==> flow/design.v <==
module MUX4TO1 (
  input      [7:0] in0,in1,in2,in3,
  input      [1:0] sel,
  input            clk,rst,
  output reg [7:0] out
  );
  wire [7:0] reg_mux;
  assign reg_mux[7:0] = {8{~|sel[1:0]}}        & in0[7:0]
                      | {8{~sel[1] &  sel[0]}} & in1[7:0]
                      | {8{ sel[1] & ~sel[0]}} & in2[7:0]
                      | {8{&sel[1:0]}}         & in3[7:0]
                      ;
  always @(posedge clk) begin
    if (rst ) begin
      out[7:0] <= 7'h0;
    end else begin
      out[7:0] <= reg_mux[7:0];
    end
  end
endmodule
module FIFO (
 input      [7:0] wr_data,
 input            clk,rst,
 input            rd_en,wr_en,
 output reg [7:0] rd_data
 );
 reg [7:0] fifo_mem [31:0];  
 reg [5:0] wr_ptr, rd_ptr;
 wire      full;             
 wire      empty;            
 wire      eq_ptr;
 assign eq_ptr = wr_ptr[4:0] == rd_ptr[4:0];
 assign full   =  (wr_ptr[5]^rd_ptr[5]) & eq_ptr;
 assign empty  = ~(wr_ptr[5]^rd_ptr[5]) &  eq_ptr;                
 always @(posedge clk) begin
   if (rst) begin
     wr_ptr[5:0] <= 6'h0;                                         
   end else if (full | ~wr_en) begin
     fifo_mem[wr_ptr[4:0]][7:0] <= fifo_mem[wr_ptr[4:0]][7:0];    
     wr_ptr[5:0]                <= wr_ptr[5:0];                   
   end else begin 
     fifo_mem[wr_ptr[4:0]][7:0] <= wr_data[7:0];                  
     wr_ptr[5:0]                <= wr_ptr[5:0] + 6'h1;            
   end
 end
 always @(posedge clk) begin
   if (rst) begin
     rd_ptr[5:0]  <= 6'h0;
     rd_data[7:0] <= 8'h0;
   end else if (empty | ~rd_en) begin
     rd_data[7:0] <= rd_data[7:0];
     rd_ptr [5:0] <= rd_ptr[5:0];
   end else begin
     rd_data[7:0] <= fifo_mem[rd_ptr[4:0]][7:0];
     rd_ptr [5:0] <= rd_ptr[5:0] + 6'h1;                      
   end
 end
endmodule
module FIFO_MUX_TOP (
  input        clk,
  input        rst,
  input        rd_en,
  input        wr_en,
  input  [1:0] sel,
  input  [7:0] in0,
  input  [7:0] in1,
  input  [7:0] in2,
  input  [7:0] in3,
  output [7:0] rd_data
);
  wire [7:0] mux_out;
  MUX4TO1 u_mux (
    .clk (clk),
    .rst (rst),
    .sel (sel),
    .in0 (in0),
    .in1 (in1),
    .in2 (in2),
    .in3 (in3),
    .out (mux_out)
  );
  FIFO u_fifo (
    .clk     (clk),
    .rst     (rst),
    .rd_en   (rd_en),
    .wr_en   (wr_en),
    .wr_data (mux_out),
    .rd_data (rd_data)
  );
endmodule
* Reports on FIFO_MUX_TOP *
The steps from the RTL of FIFO_MUX_TOP to its reports follow in flow order.
Line numbers count from 1 in the design file above.
Operators carry their Yosys type and port widths (W data, S select, Z words).
Library cell names are shortened.
Not given: -

inputs
  top module = FIFO_MUX_TOP
  clock input = clk
  cell library = sky130hd
  timing corner = tt_025C_1v80

* Word-level counts *
Counts by Yosys on the flattened word-level netlist (proc, flatten, opt, wreduce; memories kept). Register bits leave out memories and registers merged into their read ports (data or address); mux counts leave out enables and synchronous resets folded into registers. Print and check cells are left out. Cells with the same type and inputs are merged into one.
Yosys's memory passes give these memory sizes; they may raise the number of words (mostly to a power of two), join words into wider ones and drop unused or constant bits.

bit counts
  flip-flop bits (word level) = 20
  memory bits (writable) = 256
  clocked read ports x word width = 8
  memories kept = 1
  input bits = 38
  output and inout port bits = 8
  elaborated cells = 42

memories
  memory           words  bits a word  rd ports  write ports  line  text
  u_fifo.fifo_mem  32     8            1         1            27    reg [7:0] fifo_mem [31:0];

cells by class
  add/sub/neg operators = 2
  equal/unequal tests = 2
  muxes and demuxes = 9
  bitwise logic cells = 20
  reduce/logical cells = 5

operators by type and width
  cell                   count
  $mux W8                5
  $and A8 B8 Y8          4
  $or A8 B8 Y8           3
  $add A6 B1 Y6 const B  2
  $not A1 Y1             5
  $eq A5 B5 Y1           1
  $and A1 B1 Y1          4
  $reduce_and A2 Y1      2
  $mux W1                4
  $or A1 B1 Y1           3
  $logic_not A1 Y1       2
  $ne A2 B2 Y1 const B   1
  $reduce_or A2 Y1       1
  $xor A1 B1 Y1          1

* Depth *
Yosys ltp: most cells in a row. Word level: on the elaborated netlist, between registers, memories and ports. Mapped: between sequential cells and ports; inverters and the memories' decode and read muxes count.

depth
  depth after elaboration = 7
  ABC_AREA = 0
  mapped depth = 8
  gate-level depth less buffers = 5

* Mapped cells and area *
The flow's flattened synthesis, as Yosys stat reports it; memories are mapped. The netlist is that of the ABC_AREA named above (0 if unset); the other value can give another one.
The area totals of this step are shown rounded.

cells by type
  cell      count
  edfxtp_1  256
  mux4_2    47
  dfxtp_1   28
  mux2i_1   34
  mux4_1    9
  nor2_1    43
  a22oi_1   16
  nand2_1   22
  a32o_1    8
  nor2b_1   12
  o221ai_1  8
  a21oi_1   13
  ha_1      5
  xnor2_1   7
  nand3b_1  8
  buf_6     5
  buf_2     11
  a211oi_1  7

Other cell types: 26; their cells: 59.

mapped netlist
  cells in the netlist = 598
  chip area (Yosys) = 0.0113 mm²
  sequential part of the area = 0.00825 mm²
  mapped flip-flops = 284

The figures by module come from a second, unflattened synthesis with its own total; it is not the netlist above.

second synthesis, totals
  cells (unflattened synthesis) = 603
  area total of the unflattened synthesis = 0.0114 mm²

Each row is one instance without its submodules.

by module
  module        instances  cells  area (mm²)  sequential area (mm²)
  FIFO          1          565    0.0109      0.00809
  MUX4TO1       1          38     0.000423    0.00016
  FIFO_MUX_TOP  1          0      0           0

* Timing after synthesis *
Source: OpenSTA report_checks on the synthesized netlist (no wires, ideal clock, input and output delay 20% of the period each), path of least setup slack; recovery checks are left aside. Register names are those of the netlist, which keeps one name where synthesis merged equal registers.

timing path post-synthesis
  kind = register to register
  start point = register u_fifo.rd_ptr[2]
  end point = memory u_fifo.fifo_mem[0][0]
  clock period = 2.87 ns
  arrival = 1.683 ns
  path slack = 0.816 ns
  path delay = 2.053 ns
  stages = 8
  path buffers = 2
  synthesis period reached = 2.054 ns

"path delay" is the arrival time less input delay plus setup time.
"stages": output pins that drive a net of the path, with the launching flip-flop's if there is one; two outputs of one cell count as two.
"synthesis period reached" is the clock period less the worst setup slack; recovery checks do not enter. This is arithmetic on one report: input and output delays are still those of the set period (20% each).
The rows between start and end are the longest chain of elaborated cells between them; the timing report does not say that the signal goes this way. Where chains are equally long, one stands for them.
A line is the first line of the expression or statement that the cell stems from. Yosys adds cells for indexed reads and writes and turns some case tables into memories.
A register here has more assigning lines than the two given.
The path ends at the enable pin of a flip-flop; only ways to that pin are counted.

on the way, post-synthesis
  cell sequence = dfxtp_1 buf_2 xnor2_1 nand3_1 o31a_1 buf_2 nand3b_1 nor2_1
  cells in the longest elaborated chain = 7
  elaborated cells on any way between the ends = 10
  classes of those cells = eq/ne: 2; mux: 4; logic: 3; reduce/logical: 1

ends and longest elaborated chain, post-synthesis
  element            line  text
  start, declared    28    reg [5:0] wr_ptr, rd_ptr;
  start, assigned    52    rd_ptr [5:0] <= rd_ptr[5:0];
  start, assigned    55    rd_ptr [5:0] <= rd_ptr[5:0] + 6'h1;
  $eq A5 B5 Y1       32    assign eq_ptr = wr_ptr[4:0] == rd_ptr[4:0];
  $and A1 B1 Y1      33    assign full   =  (wr_ptr[5]^rd_ptr[5]) & eq_ptr;
  $or A1 B1 Y1       38    end else if (full | ~wr_en) begin
  $mux W1            38
  $mux W1            36    if (rst) begin
  $reduce_and A2 Y1  -
  $or A1 B1 Y1       -
  end, declared      27    reg [7:0] fifo_mem [31:0];

* Worst path after layout *
Path of least setup slack in the final report of record 1 (OpenROAD, finished layout, wires in). Where an end is a register, its clock arrival counts in the times.

timing path after layout
  kind = register to register
  start point = register u_fifo.wr_ptr[4]
  end point = memory u_fifo.fifo_mem[10][7]
  clock period = 3.05 ns
  arrival = 2.77 ns
  path slack = 0.52 ns
  stages = 7
  path buffers = 1

The rows between start and end are the longest chain of elaborated cells between them; the timing report does not say that the signal goes this way. Where chains are equally long, one stands for them.
A register here has more assigning lines than the two given.
The path ends at the enable pin of a flip-flop; only ways to that pin are counted.

on the way, after layout
  cell sequence = dfxtp_1 xnor2_1 nand3_1 o31a_1 nand3b_1 nor2_1 buf_4
  cells in the longest elaborated chain = 7
  elaborated cells on any way between the ends = 10
  classes of those cells = eq/ne: 2; mux: 4; logic: 3; reduce/logical: 1

ends and longest elaborated chain, after layout
  element            line  text
  start, declared    28    reg [5:0] wr_ptr, rd_ptr;
  start, assigned    40    wr_ptr[5:0]                <= wr_ptr[5:0];
  start, assigned    43    wr_ptr[5:0]                <= wr_ptr[5:0] + 6'h1;
  $eq A5 B5 Y1       32    assign eq_ptr = wr_ptr[4:0] == rd_ptr[4:0];
  $and A1 B1 Y1      33    assign full   =  (wr_ptr[5]^rd_ptr[5]) & eq_ptr;
  $or A1 B1 Y1       38    end else if (full | ~wr_en) begin
  $mux W1            38
  $mux W1            36    if (rst) begin
  $reduce_and A2 Y1  -
  $or A1 B1 Y1       -
  end, declared      27    reg [7:0] fifo_mem [31:0];

Wiki page: FIFO_MUX_TOP / flow data

Stored flow runs of FIFO_MUX_TOP (2 of them; Yosys, OpenROAD, sky130hd). They differ in their settings and are not a sequence. Constraints: input delay and output delay 20% of the set period each, output load 0.01 pF.
"achieved clock period" = clock period - worst setup slack. The figure is calculated, with input and output delays left at 20% of the set period.
"time used up by the worst setup path" = time allowed to the worst setup path (clock period - input delay - output delay, where it has them) - its slack; a late launch clock adds to it, a late capture clock takes from it.
"power" rests on the timing tool's default activity at the inputs, not on a simulated workload.
Results are given in rounded form.
Among the settings, . means not set for that run.

setting or result                          record 1              record 2
period_ns                                  3.05                  3.36
CAP_MARGIN                                 20                    20
CORE_MARGIN                                2                     2
CORE_UTILIZATION                           40                    43
SLEW_MARGIN                                20                    10
SETUP_SLACK_MARGIN                         .                     -0.09
PLACE_DENSITY_LB_ADDON                     .                     0.15
CORE_ASPECT_RATIO                          .                     1.29
smallest hold slack (ns)                   0.478                 0.487
standard-cell area after routing (mm²)     0.0135                0.0132
time used up by the worst setup path (ns)  2.53                  2.68
critical path type                         register to register  register to register
post-route setup TNS (ns)                  0.000                 0.000
total die area (mm²)                       0.0296                0.0276
synthesized cell area (mm²)                0.0113                0.0113
achieved clock period (ns)                 2.529                 2.684
post-route utilization (%)                 48.5                  50.8
smallest setup slack (ns)                  0.521                 0.676
power (uW)                                 9190                  7740
