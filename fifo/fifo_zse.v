==> flow/design.v <==
module Fifo (
  input Rd_en,Wr_en,clk,rst,
  input  [8-1:0] Dat_In,
  output reg [8-1:0] Dat_Out
);
  reg [8-1:0] Fifo_mem [32-1:0];
  reg [5-1+1:0] wr_ptr,rd_ptr;
  integer i;
  wire full,empty,equality;
  assign equality = wr_ptr[5] == rd_ptr[5];
  assign empty = equality & (wr_ptr[5-1:0] == rd_ptr[5-1:0]);
  assign full  = ~equality & (wr_ptr[5-1:0] == rd_ptr[5-1:0]);
  always @(posedge clk) begin
    if (rst) begin
      for (i=0; i<32; i=i+1) begin
        Fifo_mem[i] <= 8'h0;   
      end 
      wr_ptr  <= {1'b0,5'h0};
    end else if (Wr_en & ~full) begin
      Fifo_mem[wr_ptr[5-1:0]] <= Dat_In;   
      wr_ptr <= wr_ptr + 5'h1;
    end else begin
      Fifo_mem[wr_ptr[5-1:0]] <= Fifo_mem[wr_ptr[5-1:0]];   
    end
  end
  always @(posedge clk) begin
    if (rst) begin
      Dat_Out <= 8'b0;   
      rd_ptr  <= {1'b0,5'h0};
    end else if (Rd_en & ~empty) begin
      Dat_Out <= Fifo_mem[rd_ptr[5-1:0]];   
      rd_ptr <= rd_ptr + 5'h1;
    end else begin
      Dat_Out <= Dat_Out;   
      rd_ptr  <= rd_ptr;
    end
  end
endmodule
Reports on Fifo:

The steps from the RTL of Fifo to its reports follow in flow order.
Line numbers count from 1 in the design file above.
Not given: --

* top: Fifo
* clock port: clk
* library: sky130hd
* corner: tt_025C_1v80

Word level:

Counts by Yosys on the flattened word-level netlist (proc, flatten, opt, wreduce; memories kept). Register bits leave out memories and registers merged into their read ports (data or address); mux counts leave out enables and synchronous resets folded into registers. Print and check cells are left out. Cells with the same type and inputs are merged into one.
Yosys's memory passes give these memory sizes; they may raise the number of words (mostly to a power of two), join words into wider ones and drop unused or constant bits.

* bits in latches: 0
* memories kept: 1
* memory bits (writable): 256
* bits in read-only memories: 0
* output and inout bits: 8
* flip-flop bits (word level): 12
* input bits: 12

* div/mod/pow operators: 0
* reductions and logical operators: 1
* bitwise logic cells: 8
* $lt $le $gt $ge: 0
* eq/ne operators: 3
* multipliers: 0
* shift operators: 0
* mux-type cells: 10
* add/subtract/negate cells: 2

Memories
* Fifo_mem: words 32, bits a word 8, RTL line 6 `reg [8-1:0] Fifo_mem [32-1:0];`

Operators with widths (number)
* 8-bit 2-to-1 mux: 5
* 6-bit by 1-bit adder with 6-bit output (second input constant): 2
* 5-bit == test: 1
* 1-bit 2-to-1 mux: 5
* 1-bit AND: 4
* 1-bit inverter: 3
* 2-bit != test (second input constant): 1
* 2-bit AND reduction: 1
* 1-bit == test: 1
* 1-bit bitwise OR: 1

Logic depth:

Longest topological path by Yosys (ltp), each cell counted once; first at word level (registers and memories cut), then after technology mapping (sequential cells cut; the memories' decode and read muxes count).

* depth after elaboration: 9
* ABC_AREA: 0
* depth in mapped cells: 9
* mapped depth without buffers: 5

After synthesis:

Yosys stat after the flow's synthesis: flattened, memories mapped to cells. It holds for the ABC_AREA given above (unset counts as 0); a run with the other value may have another netlist.

* cell count: 956
* mapped area: 0.0127047 mm2
* area of sequential cells: 0.0080878 mm2
* buffer cells: 80
* mapped flip-flops: 276

Cells by type
* sky130_fd_sc_hd__edfxtp_1: number 256, area in all 7.69E+03 um2
* sky130_fd_sc_hd__mux4_2: number 46, area in all 1.04E+03 um2
* sky130_fd_sc_hd__nor2_1: number 269, area in all 1.01E+03 um2
* sky130_fd_sc_hd__mux2i_1: number 43, area in all 430.413 um2
* sky130_fd_sc_hd__buf_6: number 36, area in all 405.389 um2
* sky130_fd_sc_hd__dfxtp_1: number 20, area in all 400.384 um2
* sky130_fd_sc_hd__nand2_1: number 81, area in all 304.042 um2
* sky130_fd_sc_hd__a21o_1: number 31, area in all 232.723 um2
* sky130_fd_sc_hd__a32o_1: number 8, area in all 80.077 um2
* sky130_fd_sc_hd__clkbuf_1: number 21, area in all 78.826 um2
* sky130_fd_sc_hd__a21oi_1: number 14, area in all 70.067 um2
* sky130_fd_sc_hd__o221ai_1: number 8, area in all 70.067 um2
* sky130_fd_sc_hd__ha_1: number 5, area in all 62.56 um2
* sky130_fd_sc_hd__xnor2_1: number 7, area in all 61.309 um2
* sky130_fd_sc_hd__a211oi_1: number 8, area in all 60.058 um2
* sky130_fd_sc_hd__a22oi_1: number 8, area in all 60.058 um2
* sky130_fd_sc_hd__buf_2: number 11, area in all 55.053 um2
* sky130_fd_sc_hd__o21ai_0: number 10, area in all 50.048 um2

Not listed: further types 33, cells in them 74.

Timing after synthesis:

Source: OpenSTA report_checks on the synthesized netlist (no wires, ideal clock, input and output delay 20% of the period each), path of least setup slack; recovery checks are left aside. Register names are those of the netlist, which keeps one name where synthesis merged equal registers.

* path type: reg2reg
* from: register rd_ptr[0]
* to: memory Fifo_mem[15][0]
* period: 1940 ps
* buffers on the path: 1
* stages on the path: 7
* library setup time: 334 ps
* time at the first pin: 0 ps
* arrival: 1483 ps
* data required time: 1606 ps
* path slack: 123 ps
* path delay: 1817 ps
* synthesis period reached: 1817 ps

"path delay" is the arrival time less input delay plus setup time.
"stages on the path": output pins that drive a net of the path, with the launching flip-flop's if there is one; two outputs of one cell count as two.
"synthesis period reached" = period - worst setup slack (recovery checks aside). The figure is calculated, with input and output delays left at 20% of the set period.
Between the ends stands the longest chain of elaborated cells between them, by number of cells; it is not shown to be the way that was timed. Of several equally long chains one is given.
Each line given opens the expression or statement behind the cell; cells for indexed reads and writes are added by Yosys, which also makes memories of some case tables.
At most two assigning lines are given for a register; there are more.
Only ways into the end's enable, where the timed path ends, are counted here.

* cell sequence: sky130_fd_sc_hd__dfxtp_1 -> sky130_fd_sc_hd__buf_6 -> sky130_fd_sc_hd__xnor2_2 -> sky130_fd_sc_hd__and2_1 -> sky130_fd_sc_hd__a31oi_2 -> sky130_fd_sc_hd__nand2_1 -> sky130_fd_sc_hd__nand2b_1
* length of the longest elaborated chain: 8

Ends and longest elaborated chain, post-synthesis
* start, declared: RTL line 7 `reg [5-1+1:0] wr_ptr,rd_ptr;`
* start, assigned: RTL line 29 `rd_ptr  <= {1'b0,5'h0};`
* start, assigned: RTL line 32 `rd_ptr <= rd_ptr + 5'h1;`
* 5-bit == test: RTL line 12 `assign full  = ~equality & (wr_ptr[5-1:0] == rd_ptr[5-1:0]);`
* 1-bit AND: RTL line 12
* 1-bit inverter: RTL line 19 `end else if (Wr_en & ~full) begin`
* 1-bit AND: RTL line 19
* 1-bit 2-to-1 mux: RTL line 19
* 1-bit 2-to-1 mux: RTL line 14 `if (rst) begin`
* 2-bit AND reduction
* 1-bit bitwise OR
* end, declared: RTL line 6 `reg [8-1:0] Fifo_mem [32-1:0];`

Timing after layout:

From the final timing report of flow run A: the path of least setup slack in the routed layout; clock arrival at registers is part of the times.
The report prints the path's times to 10 ps; the period is as set.

* path type: reg2reg
* from: register rd_ptr[0]
* to: register Dat_Out[6]
* path slack: 30 ps
* library setup time: 110 ps
* stages on the path: 6
* data required time: 2460 ps
* arrival: 2430 ps
* buffers on the path: 1
* time at the first pin: 540 ps
* period: 2030 ps

Between the ends stands the longest chain of elaborated cells between them, by number of cells; it is not shown to be the way that was timed. Of several equally long chains one is given.
At most two assigning lines are given for a register; there are more.

* cell sequence: sky130_fd_sc_hd__dfxtp_4 -> sky130_fd_sc_hd__buf_12 -> sky130_fd_sc_hd__mux4_2 -> sky130_fd_sc_hd__a22oi_1 -> sky130_fd_sc_hd__nand2_1 -> sky130_fd_sc_hd__a32o_1
* length of the longest elaborated chain: 4

Ends and longest elaborated chain, post-layout
* start, declared: RTL line 7 `reg [5-1+1:0] wr_ptr,rd_ptr;`
* start, assigned: RTL line 29 `rd_ptr  <= {1'b0,5'h0};`
* start, assigned: RTL line 32 `rd_ptr <= rd_ptr + 5'h1;`
* 5-bit == test: RTL line 11 `assign empty = equality & (wr_ptr[5-1:0] == rd_ptr[5-1:0]);`
* 1-bit AND: RTL line 11
* 1-bit inverter: RTL line 30 `end else if (Rd_en & ~empty) begin`
* 1-bit AND: RTL line 30
* end, declared: RTL line 4 `output reg [8-1:0] Dat_Out`

Hand-over note for Fifo

Module Fifo, platform sky130hd: 2 stored runs of the flow (Yosys, OpenROAD) with differing settings, in no particular order. Input and output delays are each 20% of the period that was set; the output load is 0.01 pF.
"achieved period" = clock period - worst setup slack. The figure is calculated, with input and output delays left at 20% of the set period.
By "overall power" is meant OpenSTA's value without simulated activity: inputs other than the clock are taken to toggle once in ten clock periods, and the tool carries that through the logic.

### Flow run A

Settings: `period_ns=2.03`, `CAP_MARGIN=20`, `CORE_MARGIN=2`, `CORE_UTILIZATION=40`, `SLEW_MARGIN=20`

- Overall power: 0.014024 W
- Die area: 0.0332041 mm2
- Final design utilization: 48.9%
- Setup slack of the worst path: 30 ps
- Achieved period: 2,000 ps
- Cell area after synthesis: 0.0127047 mm2
- Total negative slack: 0 ps

### Flow run B

Settings: `period_ns=1.9`, `CORE_UTILIZATION=58`, `SETUP_SLACK_MARGIN=0.42`, `PLACE_DENSITY_LB_ADDON=0.23`, `HOLD_SLACK_MARGIN=0.08`, `GPL_TIMING_DRIVEN=0`, `CTS_CLUSTER_SIZE=94`, `CTS_CLUSTER_DIAMETER=146`, `SLEW_MARGIN=25`, `CAP_MARGIN=20`, `CORE_MARGIN=2`

- Overall power: 0.012098 W
- Die area: 0.023104 mm2
- Final design utilization: 71.9%
- Setup slack of the worst path: -70 ps
- Achieved period: 1,970 ps
- Cell area after synthesis: 0.0127047 mm2
- Total negative slack: -2,829 ps

End of note.
